==> flow/design.v <==
`timescale 1ns/1ps
module count8fsm (output reg [7:0] cnt,
                  input wire Clk, Res, En, Load,
                  input wire [7:0] cnt_in);
  reg [7:0] current_state, next_state;
  always @ (posedge Clk, negedge Res)
    begin: STATE_MEMORY
      if (!Res)
        current_state <= 8'b00000000;
      else
        current_state <= next_state;
    end
  always @ (*)
    begin: NEXT_STATE_LOGIC
      next_state = current_state;
      if (En)
        if (Load)
          next_state = cnt_in;
        else
          next_state = current_state + 8'b00000001;
    end
  always @ (current_state)
    begin: OUTPUT_LOGIC
      cnt = current_state;
    end
endmodule
`timescale 1ns/1ps
module count8b (output reg [7:0] CNT, 
                input wire clk, res, EN, load,
                input wire [7:0] CNT_In);
  always @ (posedge clk or negedge res)
  	begin: COUNTER	  	
  		if (!res)
  			CNT <= 8'h00;
  		else if (EN)
  			if (load)
  				CNT <= CNT_In;	
  			else
  				CNT <= CNT + 1; 		
  	end
endmodule
module count_tb;
	reg [7:0] CNT_In_TB;
	reg clk_TB, res_TB, EN_TB, load_TB;
    wire [7:0] CNT1_TB, CNT2_TB;
	integer i;
    count8fsm DUT(.cnt(CNT1_TB), .Clk(clk_TB), .Res(res_TB), .En(EN_TB), .Load(load_TB), .cnt_in(CNT_In_TB));
	count8b REF(.CNT(CNT2_TB), .clk(clk_TB), .res(res_TB), .EN(EN_TB), .load(load_TB), .CNT_In(CNT_In_TB));
  	initial
        begin
   			$display("Res EN Load CNT_In   | CNT      - Test");
        end
	initial
		begin     
			clk_TB=1'b0;
          	#2;  
         	$write("%b   %b   %b   %b | %b", res_TB, EN_TB, load_TB, CNT_In_TB, CNT1_TB);
          	if(CNT1_TB == CNT2_TB) $display(" - PASS"); else $display(" FAIL");
          	for (i=0; i<22; i=i+1)
				begin
					#18 clk_TB = ~clk_TB;
                  	#2;  
         			$write("%b   %b   %b   %b | %b", res_TB, EN_TB, load_TB, CNT_In_TB, CNT1_TB);
          			if(CNT1_TB == CNT2_TB) $display(" - PASS"); else $display(" FAIL");
				end
		end
  	initial
		begin        		      
				 res_TB=0; EN_TB=1; load_TB=0; CNT_In_TB = 8'h00;
            #4   res_TB = 1; 
			#95  load_TB=1; CNT_In_TB = 8'h11;
          	#40  load_TB=0; CNT_In_TB = 8'h00;
          	#60  EN_TB = 0;
          	#100 EN_TB = 1; 
		end
endmodule
Reports on count8fsm
What the tools print for count8fsm, step after step.
Lines are those of the file above, counted from 1.
Operators carry their Yosys type and port widths (W data, S select, Z words).
Cell names lack the library's common part.
A cell with n/a has no value.
- design top: count8fsm
- clock: Clk
- standard-cell library: sky130hd
- corner: tt_025C_1v80

Word level
Yosys after proc, flatten, opt, wreduce and memory -nomap, before mapping. Enables and synchronous resets that opt folds into registers are not counted as muxes. Memory bits, and registers merged into a memory's read port (data or address), are not among the register bits. Print and check cells are not counted. Equal cells are merged and count once.
- mux-type cells: 1
- $add $sub $neg: 1
- operator list (operator ; number):
    $add A8 B1 Y8 const B ; 1
    $mux W8 ; 1
- register bits after elaboration at 8
- word-level cells: 3
- output and inout port bits: 8

Depth
Depth = most cells in a row (Yosys ltp): at word level without a register or memory, in the mapped netlist without a sequential cell, where the memories' decode and read muxes count.
- depth in word-level cells at 2
- ABC_AREA: 0
- mapped depth: 4
- depth with buffers taken out: 4

Mapped cells and area
The flow's flattened synthesis, as Yosys stat reports it; memories are mapped. The netlist is that of the ABC_AREA named above (0 if unset); the other value can give another one.
- flip-flop cells: 8
- sequential part of the area at 200.2 um2
- synthesis area: 473.0 um2
- mapped cells at 53
- cells by type (type ; number ; area in all (um2)):
    dfrtp_1 ; 8 ; 200.192
    a21oi_1 ; 6 ; 30.029
    nand3_1 ; 5 ; 25.024
    o22ai_1 ; 4 ; 25.024
    mux2i_1 ; 2 ; 20.019
    a22oi_1 ; 2 ; 15.014
    o211ai_1 ; 2 ; 15.014
    or4_1 ; 2 ; 15.014
    a31oi_1 ; 2 ; 12.512
    ha_1 ; 1 ; 12.512
    nand4_2 ; 1 ; 12.512
    nor2b_1 ; 2 ; 12.512
    nor2_1 ; 3 ; 11.261
    o21ai_0 ; 2 ; 10.01
    nand4b_1 ; 1 ; 8.758
    and3_2 ; 1 ; 7.507
    inv_1 ; 2 ; 7.507
    nand2_1 ; 2 ; 7.507
Not listed: further types 5, cells in them 5.

Worst setup path after synthesis
OpenSTA on the mapped netlist: ideal clock, no wires. The path of least setup slack (recovery checks aside). Input and output delay are each 20% of the period. Register names are those of the netlist, which keeps one name where synthesis merged equal registers.
- kind: flip-flop to flip-flop
- from: register current_state[2]
- to: register current_state[7]
- clock period at 1300 ps
- required time at 1231 ps
- driving pins on the path at 4
- buffers on the path: 0
- noted delay of the path: 1264 ps
- noted data arrival time: 1195 ps
- noted setup slack: 36 ps
- launch time at the first pin at 0 ps
- library setup time at 69 ps
- noted period reached after synthesis: 1264 ps
"delay of the path" is the arrival time less input delay plus setup time.
"driving pins on the path" counts driving pins, that of a launching flip-flop among them; a cell with two outputs on the path counts twice.
"period reached after synthesis" = period - worst setup slack (recovery checks aside). The figure is calculated, with input and output delays left at 20% of the set period.
Between the ends stands the longest chain of elaborated cells between them, by number of cells; it is not shown to be the way that was timed. Of several equally long chains one is given.
Each line given opens the expression or statement behind the cell; cells for indexed reads and writes are added by Yosys, which also makes memories of some case tables.
- path through: dfrtp_1 -> nand4_2 -> or4_1 -> nand3_1
- cells in the longest elaborated chain: 2
- elaborated cells on any way between the ends at 2
- RTL lines with such cells at 2
- those cells by class: add/sub: 1; mux: 1
- ends and longest elaborated chain, after synthesis (what ; line ; source):
    from (decl) ; 5 ; reg [7:0] current_state, next_state;
    from (assign) ; 9 ; current_state <= 8'b00000000;
    from (assign) ; 11 ; current_state <= next_state;
    $add A8 B1 Y8 ; 20 ; next_state = current_state + 8'b00000001;
    $mux W8 ; 17 ; if (Load)
    to (assign) ; 9 ;
    to (assign) ; 11 ;
    to (decl) ; 5 ;

Timing after layout
Path of least setup slack in the final report of flow run A (OpenROAD, finished layout, wires in). Where an end is a register, its clock arrival counts in the times.
The report prints the path's times to 10 ps; the period is as set.
- kind: flip-flop to output port
- from: register current_state[0]
- to: output cnt[0]
- required time at 1340 ps
- noted setup slack: 110 ps
- buffers on the path: 1
- noted output delay: 330 ps
- clock period at 1670 ps
- driving pins on the path at 2
- noted data arrival time: 1230 ps
- launch time at the first pin at 250 ps
- path through: dfrtp_2 -> clkdlybuf4s50_1
- cells in the longest elaborated chain: 0
- elaborated cells on any way between the ends at 0
- RTL lines with such cells at 0
- ends and longest elaborated chain, after layout (what ; line ; source):
    from (decl) ; 5 ; reg [7:0] current_state, next_state;
    from (assign) ; 9 ; current_state <= 8'b00000000;
    from (assign) ; 11 ; current_state <= next_state;
    to (decl) ; 2 ; module count8fsm (output reg [7:0] cnt,

# Flow runs of count8fsm

Module count8fsm, platform sky130hd: 2 stored runs of the flow (Yosys, OpenROAD) with differing settings, in no particular order. Input and output delays are each 20% of the period that was set; the output load is 0.01 pF.
"period achieved" means the clock period less the worst setup slack. The figure is calculated, with input and output delays left at 20% of the set period.
"critical setup path time": the worst setup path's part of the clock period (all of it between registers, 20% less for each end at a port) less its slack. A launch clock that arrives late makes it longer, a capture clock that arrives late makes it shorter.
"total power of the final layout" rests on the timing tool's default activity at the inputs, not on a simulated workload.
"critical setup path time" is known to 10 ps.

Flow run A
Settings were period_ns = 1.67; CORE_UTILIZATION = 17; CORE_ASPECT_RATIO = 0.79; GPL_ROUTABILITY_DRIVEN = 0; CTS_CLUSTER_SIZE = 84; SLEW_MARGIN = 30; CAP_MARGIN = 20; CORE_MARGIN = 2
- Yosys chip area after synthesis at 473.0 um2
- noted the overall die area: 3,223.0 um2
- standard-cell area after layout: 737.0 um2
- lowest setup slack: 105 ps
- total power of the final layout: 671.5 uW
- noted the period achieved: 1,565 ps
- noted the critical setup path time: 1,230 ps
- critical path kind: flip-flop to output port

Flow run B
Settings were period_ns = 1.23; CORE_UTILIZATION = 64; PLACE_DENSITY_LB_ADDON = 0.16; HOLD_SLACK_MARGIN = 0.29; CORE_ASPECT_RATIO = 0.92; CELL_PAD_IN_SITES_GLOBAL_PLACEMENT = 1; ABC_AREA = 1; GPL_ROUTABILITY_DRIVEN = 0; CTS_CLUSTER_DIAMETER = 367; MAX_ROUTING_LAYER = met5; CAP_MARGIN = 20; CORE_MARGIN = 2; SLEW_MARGIN = 20
- incomplete, floorplanning halted on PDN-0185
